==> flow/design.v <==
module or1k_spram_en_w1st
#(
  parameter ADDR_WIDTH    = 32,
  parameter DATA_WIDTH    = 32,
  parameter CLEAR_ON_INIT =  0
)
(
  input                       clk,
  input                       en,     
  input                       we,     
  input      [ADDR_WIDTH-1:0] addr,
  input      [DATA_WIDTH-1:0] din,
  output reg [DATA_WIDTH-1:0] dout
);
  reg [DATA_WIDTH-1:0] mem[0:((1<<ADDR_WIDTH)-1)];
  always @(posedge clk) begin
    if(en) begin
      if (we) begin
        mem[addr] <= din;
        dout      <= din;
      end
      else begin
        dout <= mem[addr];
      end  
    end  
  end  
endmodule  
# From RTL to reports: or1k_spram_en_w1st
# The steps from the RTL of or1k_spram_en_w1st to its reports follow in flow order.
# Line numbers count from 1 in the design file above.
# Cell names lack the library's common part.
inputs:
  top: "or1k_spram_en_w1st"
  clk_port: "clk"
  library: "sky130hd"
  corner: "tt_025C_1v80"

# Word level
# Counts by Yosys on the flattened word-level netlist (proc, flatten, opt, wreduce; memories kept). Register bits leave out memories and registers merged into their read ports (data or address); mux counts leave out enables and synchronous resets folded into registers. Print and check cells are left out. Cells with the same type and inputs are merged into one.
# Memory sizes are those after Yosys's memory passes, which may raise the word count (mostly to a power of two), join words into wider ones and drop unused or constant bits.
word_totals:
  regBits: 0
  latchBits: 0
  ram_bits: 64
  mem_bits_ro: 0
  clocked_rd_ports_x_width: 32
  n_memories: 1
  input_bits: 67
  out_inout_bits: 32
  wordCells: 7
classes:
  addsub: 0
  multipliers: 0
  div: 0
  n_cmp: 0
  equal: 0
  shift: 0
  muxes: 6
  n_logic: 0
  n_reduce_logical: 0
memory_table:
  columns: ["name", "size", "width", "read_ports", "wr", "line", "text"]
  rows:
  - ["mem", 2, 32, 1, 1, 15, "reg [DATA_WIDTH-1:0] mem[0:((1<<ADDR_WIDTH)-1)];"]
op_table:
  columns: ["cell", "count"]
  rows:
  - ["32-bit 2-to-1 mux", 4]
  - ["1-bit 2-to-1 mux", 2]

# Longest topological paths
# Yosys ltp: most cells in a row. Word level: on the elaborated netlist, between registers, memories and ports. Mapped: between sequential cells and ports; inverters and the memories' decode and read muxes count.
logic_depth:
  word_depth: 2
  abc_area: 0
  depth_mapped: 5
  depth_no_buf: 3

# Netlist
# Source: synth_stat.txt of the flow (Yosys; design flattened, memories mapped). It holds for the ABC_AREA given above (unset counts as 0); a run with the other value may have another netlist.
mapped:
  mapped_cells: 227
  area_um2: 3687.3
  sequential_area_um2: 2882.8
  flip_flops: 96
  buf_cells: 11
types:
  columns: ["cell_type", "count"]
  rows:
  - ["edfxtp_1", 96]
  - ["mux2i_1", 32]
  - ["o21ai_1", 32]
  - ["nand2_1", 33]
  - ["nand4_1", 9]
  - ["nor4_1", 8]
  - ["clkbuf_1", 6]
  - ["buf_2", 3]
  - ["or4_1", 2]
  - ["nor4_2", 1]
  - ["buf_4", 1]
  - ["and2_1", 1]
  - ["or3_1", 1]
  - ["nand3_1", 1]
  - ["buf_1", 1]

# Timing after synthesis
# Source: OpenSTA report_checks on the synthesized netlist (no wires, ideal clock, input and output delay 20% of the period each), path of least setup slack; recovery checks are left aside. Register names are those of the netlist, which keeps one name where synthesis merged equal registers.
synth_path:
  path_kind: "input port to flip-flop"
  startpoint: "input port addr[0]"
  endpoint: "memory (name not given)"
  clock_period_ps: 5030
  input_delay_ps: 1006
  arrival_ps: 4681
  t_required_ps: 4528
  path_slack_ps: -153
  path_delay_ps: 4177
  path_stages: 4
  n_path_buf: 1
  synth_period_reached_ps: 5183
# "path_delay_ps" = arrival - input delay + setup time.
# "path_stages": output pins that drive a net of the path, with the launching flip-flop's if there is one; two outputs of one cell count as two.
# "synth_period_reached_ps" = period - worst setup slack (recovery checks aside). The figure is calculated, with input and output delays left at 20% of the set period.
# Between the ends stands the longest chain of elaborated cells between them, by number of cells; it is not shown to be the way that was timed. Of several equally long chains one is given.
# A line is the first line of the expression or statement that the cell stems from. Yosys adds cells for indexed reads and writes and turns some case tables into memories.
synth_via:
  cell_sequence: "buf_4 -> nor4_1 -> nand4_1 -> nor4_1"
  elab_chain_cells: 2
  cells_between: 2
  lines_between: 2
synth_rtl:
  columns: ["item", "line", "text"]
  rows:
  - ["from (decl)", 11, "input      [ADDR_WIDTH-1:0] addr,"]
  - ["32-bit 2-to-1 mux", 18, "if (we) begin"]
  - ["32-bit 2-to-1 mux", 17, "if(en) begin"]

# Worst path after layout
# From the final timing report of run 2: the path of least setup slack in the routed layout; clock arrival at registers is part of the times.
# The report prints the path's times to 10 ps; the period is as set.
layout_path:
  path_kind: "input port to flip-flop"
  startpoint: "input port addr[0]"
  endpoint: "memory (name not given)"
  clock_period_ps: 5710
  input_delay_ps: 1140
  arrival_ps: 3180
  t_required_ps: 5710
  path_slack_ps: 2530
  path_stages: 6
  n_path_buf: 3
# Between the ends stands the longest chain of elaborated cells between them, by number of cells; it is not shown to be the way that was timed. Of several equally long chains one is given.
layout_via:
  cell_sequence: "buf_2 -> buf_4 -> nand4_1 -> or4_1 -> nor4_4 -> buf_4"
  elab_chain_cells: 2
  cells_between: 2
  lines_between: 2
layout_rtl:
  columns: ["item", "line", "text"]
  rows:
  - ["from (decl)", 11, "input      [ADDR_WIDTH-1:0] addr,"]
  - ["32-bit 2-to-1 mux", 18, "if (we) begin"]
  - ["32-bit 2-to-1 mux", 17, "if(en) begin"]

# Record of 2 stored runs of the RTL-to-layout flow on or1k_spram_en_w1st, platform sky130hd. The runs are unordered. Constraints: input delay and output delay 20% of the set period each, output load 0.01 pF.
# "period_reached_ps": clock period set for the run, less the worst setup slack. It is reckoned from that one timing run; input and output delays stay at 20% of the period that was set.
# By "worst_path_ps" is meant the share of the clock period that the worst setup path is allowed (20% is reserved at inputs, 20% at outputs), minus its slack. Clock arrival times at its registers enter into it.
# By "totalPower_uw" is meant OpenSTA's value without simulated activity: inputs other than the clock are taken to toggle once in ten clock periods, and the tool carries that through the logic.
# "worst_path_ps" is known to 10 ps.
runs:
  - name: "run 1"
    settings:
      period_ns: 5.74
      CORE_UTILIZATION: 57
      CORE_MARGIN: 9
      CELL_PAD_IN_SITES_GLOBAL_PLACEMENT: 2
      TNS_END_PERCENT: 10
      ABC_AREA: 0
      CTS_CLUSTER_DIAMETER: 349
      SLEW_MARGIN: 10
      CAP_MARGIN: 20
    outcome: "no final report: placement broke off with GPL-0301"
  - name: "run 2"
    settings:
      period_ns: 5.71
      SETUP_SLACK_MARGIN: -0.16
      CAP_MARGIN: 20
      CORE_MARGIN: 2
      CORE_UTILIZATION: 40
      SLEW_MARGIN: 20
    results:
      yosys.chip_area_um2: 3687.3
      fin_util_pct: 54.6
      timing.setup.ws_ps: 2529
      worst_hold_slack_ps: 583
      die_area_um2: 10002.0
      totalPower_uw: 1343
      fin_tns_ps: 0
      layout_stdcell_area_um2: 4973.5
      worst_path_ps: 2040
      worst_setup_path_type: "input port to flip-flop"
      period_reached_ps: 3181
